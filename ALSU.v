==> flow/design.v <==
interface alsu_if(input logic clk);
  logic rst;
  logic signed [2:0] A, B, opcode;
  logic cin, red_op_A, red_op_B, bypass_A, bypass_B, serial_in, direction;
  logic [15:0] leds;
  logic signed [5:0] out;
endinterface
module ALSU(A, B, cin, serial_in, red_op_A, red_op_B, opcode, bypass_A, bypass_B, clk, rst, direction, leds, out);
  parameter INPUT_PRIORITY = "A";
  parameter FULL_ADDER = "ON";
  input clk, rst, cin, red_op_A, red_op_B, bypass_A, bypass_B, direction, serial_in;
  input [2:0] opcode;
  input [2:0] A, B;
  output reg [15:0] leds;
  output reg signed [5:0] out;
  reg red_op_A_reg, red_op_B_reg, bypass_A_reg, bypass_B_reg, direction_reg, serial_in_reg;
  reg signed [1:0] cin_reg;
  reg [2:0] opcode_reg;
  reg signed [2:0] A_reg, B_reg;
  wire invalid_red_op, invalid_opcode, invalid;
  assign invalid_red_op = (red_op_A_reg | red_op_B_reg) & (opcode_reg[1] | opcode_reg[2]);
  assign invalid_opcode = opcode_reg[1] & opcode_reg[2];
  assign invalid = invalid_red_op | invalid_opcode;
  always @(posedge clk or posedge rst) begin
    if (rst) begin
       cin_reg <= 0;
       red_op_B_reg <= 0;
       red_op_A_reg <= 0;
       bypass_B_reg <= 0;
       bypass_A_reg <= 0;
       direction_reg <= 0;
       serial_in_reg <= 0;
       opcode_reg <= 0;
       A_reg <= 0;
       B_reg <= 0;
    end else begin
       cin_reg <= cin;
       red_op_B_reg <= red_op_B;
       red_op_A_reg <= red_op_A;
       bypass_B_reg <= bypass_B;
       bypass_A_reg <= bypass_A;
       direction_reg <= direction;
       serial_in_reg <= serial_in;
       opcode_reg <= opcode;
       A_reg <= A;
       B_reg <= B;
    end
  end
  always @(posedge clk or posedge rst) begin
    if (rst) begin
       leds <= 0;
    end else begin
        if (invalid)
          leds <= ~leds;
        else
          leds <= 0;
    end
  end
  always @(posedge clk or posedge rst) begin
    if (rst) begin
      out <= 0;
    end
    else begin 
      if (bypass_A_reg && bypass_B_reg)
        out <= (INPUT_PRIORITY == "A") ? A_reg : B_reg;
      else if (bypass_A_reg)
        out <= A_reg;
      else if (bypass_B_reg)
        out <= B_reg;
      else if (invalid) 
        out <= 0;
      else begin
          case (opcode)
            3'h0: begin  
             if (red_op_A_reg && red_op_B_reg) 
               out <= (INPUT_PRIORITY == "A")? |A_reg: |B_reg;
             else if (red_op_A_reg) 
               out<= |A_reg;
             else if (red_op_B_reg) 
               out <= |B_reg;
             else
              out <= A_reg | B_reg;
             end
            3'h1:begin  
              if (red_op_A_reg && bypass_B_reg) 
                 out <= (INPUT_PRIORITY == "A")? ^A_reg: ^B_reg;
               else if (bypass_A_reg) 
                 out <= ^A_reg;
               else
                out <= A_reg ^ B_reg;
            end
            3'h2:  
              if (FULL_ADDER == "ON") 
               out <= A_reg + B_reg + cin_reg;
              else 
               out <= A_reg + B_reg;
            3'h3: out <= A_reg * B_reg;  
            3'h4: begin
              if (direction_reg)
                out <= {out[4:0], serial_in_reg};  
              else
                out <= {serial_in_reg, out[5:1]};
            end
            3'h5: begin
              if (direction_reg)
                out <= {out[4:0], out[5]};  
              else
                out <= {out[0], out[5:1]};
            end
          endcase
     end
   end
 end
endmodule
# From RTL to reports: ALSU

What the tools print for ALSU, step after step.
Line numbers count from 1 in the design file above.
Operators: Yosys type, input widths -> output width; for muxes data width and select width s.
Library cell names are shortened.
Not given: --

Top: ALSU
Clock: clk
Standard-cell library: sky130hd
Corner: tt_025C_1v80

# Elaborated design

Source: Yosys, flattened and elaborated, memories not mapped. Widths are those after wreduce. Registers that Yosys merges into a memory's read port (data or address) are not register bits. Print and check cells do not count. Equal cells are merged and count once.

Bits in registers: 38
Latch bits: 0
Bits in writable memories: 0
ROM bits: 0
Word width x clocked read ports: 0
Memories kept: 0
Input port bits: 18
Output and inout port bits: 22
Cells after elaboration: 48

Add/sub/neg operators: 2
Multipliers: 1
Divide/modulo/power cells: 0
Order comparisons: 0
Eq/ne operators: 5
Shifts and indexed selects: 0
Mux-type cells: 12
Bitwise gates (word level): 8
Reductions and logical operators: 8

Operators with widths:

| kind               | count |
| $mux 6             | 10 |
| $pmux 6 s6         | 1 |
| $mul 3x3->6        | 1 |
| $not 16->16        | 1 |
| $mux 16            | 1 |
| $reduce_bool 10->1 | 1 |
| $eq 3x2->1 const B | 2 |
| $eq 3x3->1 const B | 2 |
| $reduce_or 3->1    | 2 |
| $add 4x2->5        | 1 |
| $add 3x3->4        | 1 |
| $or 1x1->1         | 3 |
| $logic_and 1x1->1  | 3 |
| $eq 3x1->1 const B | 1 |
| $or 3x3->3         | 1 |
| $xor 3x3->3        | 1 |
| $logic_not 3->1    | 1 |
| $reduce_xor 3->1   | 1 |
| $and 1x1->1        | 2 |

# Logic depth

Longest topological path by Yosys (ltp), each cell counted once; first at word level (registers and memories cut), then after technology mapping (sequential cells cut; the memories' decode and read muxes count).

Depth in word-level cells: 9
ABC_AREA: 0
Depth in mapped cells: 14
Depth with buffers taken out: 14

# After synthesis

Source: synth_stat.txt of the flow (Yosys; design flattened, memories mapped). It holds for the ABC_AREA given above (unset counts as 0); a run with the other value may have another netlist.
Totals and module areas in this step are rounded.

Cell types:

| type     | count | area in all (um2) |
| dfrtp_1  | 37    | 925.888 |
| ha_1     | 13    | 162.656 |
| fa_1     | 7     | 140.134 |
| nor2_1   | 26    | 97.594 |
| inv_1    | 24    | 90.086 |
| mux2i_1  | 6     | 60.058 |
| a21oi_1  | 11    | 55.053 |
| o21ai_1  | 7     | 35.034 |
| nand2_1  | 9     | 33.782 |
| xnor2_1  | 3     | 26.275 |
| nor2b_1  | 4     | 25.024 |
| o211ai_1 | 3     | 22.522 |
| o31ai_1  | 3     | 22.522 |
| a221oi_1 | 2     | 17.517 |
| o41ai_2  | 1     | 16.266 |
| a211oi_1 | 2     | 15.014 |
| a221oi_2 | 1     | 15.014 |
| o21ai_0  | 3     | 15.014 |

Other cell types: 30; their cells: 35.

Cells in the netlist: 197
Mapped area: 2050 um2
Flip-flops: 37
Buffer cells: 6

# Path before layout

OpenSTA on the mapped netlist: ideal clock, no wires. The path of least setup slack (recovery checks aside). Input and output delay are each 20% of the period. Register names are those of the netlist, which keeps one name where synthesis merged equal registers.

Path type: flip-flop to flip-flop
Start: reg A_reg[2]
End: reg out[5]
Clock period: 3.21 ns
Library setup time: 0.127 ns
Arrival: 2.831 ns
Setup slack: 0.252 ns
Path delay: 2.958 ns
Driving pins on the path: 14
Buffers on the path: 1
Period reached after synthesis: 2.958 ns

"path delay" is the arrival time less input delay plus setup time.
"driving pins on the path": output pins that drive a net of the path, with the launching flip-flop's if there is one; two outputs of one cell count as two.
"period reached after synthesis" = period - worst setup slack (recovery checks aside). The figure is calculated, with input and output delays left at 20% of the set period.
Between the ends stands the longest chain of elaborated cells between them, by number of cells; it is not shown to be the way that was timed. Of several equally long chains one is given.
Each line given opens the expression or statement behind the cell; cells for indexed reads and writes are added by Yosys, which also makes memories of some case tables.
At most two assigning lines are given for a register; there are more.

Cell sequence: dfrtp_1 buf_2 nand2_1 fa_1 fa_1 inv_1 ha_1 inv_1 fa_1 xor2_1 xnor2_1 xnor2_1 a311oi_1 o21ai_1
Cells in the longest elaborated chain: 9
Elaborated cells between the ends (all ways): 14
Source lines of those cells: 13

Ends and longest elaborated chain, after synthesis:

| element       | line | RTL |
| from (decl)   | 19   | `reg signed [2:0] A_reg, B_reg;` |
| from (assign) | 34   | `A_reg <= 0;` |
| from (assign) | 45   | `A_reg <= A;` |
| $or 3x3->3    | 82   | `out <= A_reg \| B_reg;` |
| $mux 6        | 79   | `else if (red_op_B_reg)` |
| $mux 6        | 77   | `else if (red_op_A_reg)` |
| $mux 6        | 75   | `if (red_op_A_reg && red_op_B_reg)` |
| $pmux 6 s6    | 73   | `case (opcode)` |
| $mux 6        | 70   | `else if (invalid)` |
| $mux 6        | 68   | `else if (bypass_B_reg)` |
| $mux 6        | 66   | `else if (bypass_A_reg)` |
| $mux 6        | 64   | `if (bypass_A_reg && bypass_B_reg)` |
| to (assign)   | 65   | `out <= (INPUT_PRIORITY == "A") ? A_reg : B_reg;` |
| to (assign)   | 67   | `out <= A_reg;` |
| to (decl)     | 15   | `output reg signed [5:0] out;` |

# Worst path after layout

From the final timing report of job 1: the path of least setup slack in the routed layout; clock arrival at registers is part of the times.

Path type: flip-flop to flip-flop
Start: reg A_reg[2]
End: reg out[5]
Clock period: 5.32 ns
Library setup time: 0.11 ns
Arrival: 3.28 ns
Setup slack: 2.22 ns
Driving pins on the path: 13
Buffers on the path: 0

Between the ends stands the longest chain of elaborated cells between them, by number of cells; it is not shown to be the way that was timed. Of several equally long chains one is given.
At most two assigning lines are given for a register; there are more.

Cell sequence: dfrtp_1 nand2_1 fa_1 fa_1 inv_1 ha_1 inv_1 fa_1 xor2_1 xnor2_1 xnor2_1 a311oi_1 o21ai_1
Cells in the longest elaborated chain: 9
Elaborated cells between the ends (all ways): 14
Source lines of those cells: 13

Ends and longest elaborated chain, post-layout:

| element       | line | RTL |
| from (decl)   | 19   | `reg signed [2:0] A_reg, B_reg;` |
| from (assign) | 34   | `A_reg <= 0;` |
| from (assign) | 45   | `A_reg <= A;` |
| $or 3x3->3    | 82   | `out <= A_reg \| B_reg;` |
| $mux 6        | 79   | `else if (red_op_B_reg)` |
| $mux 6        | 77   | `else if (red_op_A_reg)` |
| $mux 6        | 75   | `if (red_op_A_reg && red_op_B_reg)` |
| $pmux 6 s6    | 73   | `case (opcode)` |
| $mux 6        | 70   | `else if (invalid)` |
| $mux 6        | 68   | `else if (bypass_B_reg)` |
| $mux 6        | 66   | `else if (bypass_A_reg)` |
| $mux 6        | 64   | `if (bypass_A_reg && bypass_B_reg)` |
| to (assign)   | 65   | `out <= (INPUT_PRIORITY == "A") ? A_reg : B_reg;` |
| to (assign)   | 67   | `out <= A_reg;` |
| to (decl)     | 15   | `output reg signed [5:0] out;` |

Flow measurements of ALSU on sky130hd: 2 stored runs with different settings, listed in no order. Input and output delays are each 20% of the period that was set; the output load is 0.01 pF.
By "reached clock period" is meant the clock period of the run minus its worst setup slack. This is arithmetic on one report: input and output delays are still those of the set period (20% each).
"critical setup path time" means the part of the period allowed to the worst setup path (the constraints hold back 20% at inputs and 20% at outputs) less its slack; where the path has registers, the arrival times of their clocks count too.
By "total power after layout" is meant OpenSTA's value without simulated activity: inputs other than the clock are taken to toggle once in ten clock periods, and the tool carries that through the logic.
Measured values are rounded.
A setting shown as -- is not set for that run.

| item                                         | job 1                  | job 2                  |
| period_ns                                    | 5.32                   | 1.81                   |
| CAP_MARGIN                                   | 20                     | 20                     |
| CORE_MARGIN                                  | 2                      | 2                      |
| CORE_UTILIZATION                             | 40                     | 36                     |
| SLEW_MARGIN                                  | 20                     | 10                     |
| SETUP_SLACK_MARGIN                           | --                     | -0.1                   |
| CORE_ASPECT_RATIO                            | --                     | 0.52                   |
| GPL_TIMING_DRIVEN                            | --                     | 0                      |
| GPL_ROUTABILITY_DRIVEN                       | --                     | 1                      |
| CTS_CLUSTER_DIAMETER                         | --                     | 85                     |
| MIN_ROUTING_LAYER                            | --                     | met2                   |
| chip area in the Yosys report (um2)          | 2050                   | 2050                   |
| critical setup path time (ns)                | 3.10                   | 2.86                   |
| class of the worst setup path                | flip-flop to flip-flop | flip-flop to flip-flop |
| setup slack of the worst path (ns)           | 2.22                   | -1.05                  |
| reached clock period (ns)                    | 3.104                  | 2.856                  |
| standard-cell area of the final layout (um2) | 2640                   | 2810                   |
| total power after layout (mW)                | 0.794                  | 2.18                   |
| final setup TNS (ns)                         | 0.000                  | -3.70                  |
| full die area (um2)                          | 5720                   | 6350                   |
| utilization after routing (%)                | 52.3                   | 52.3                   |
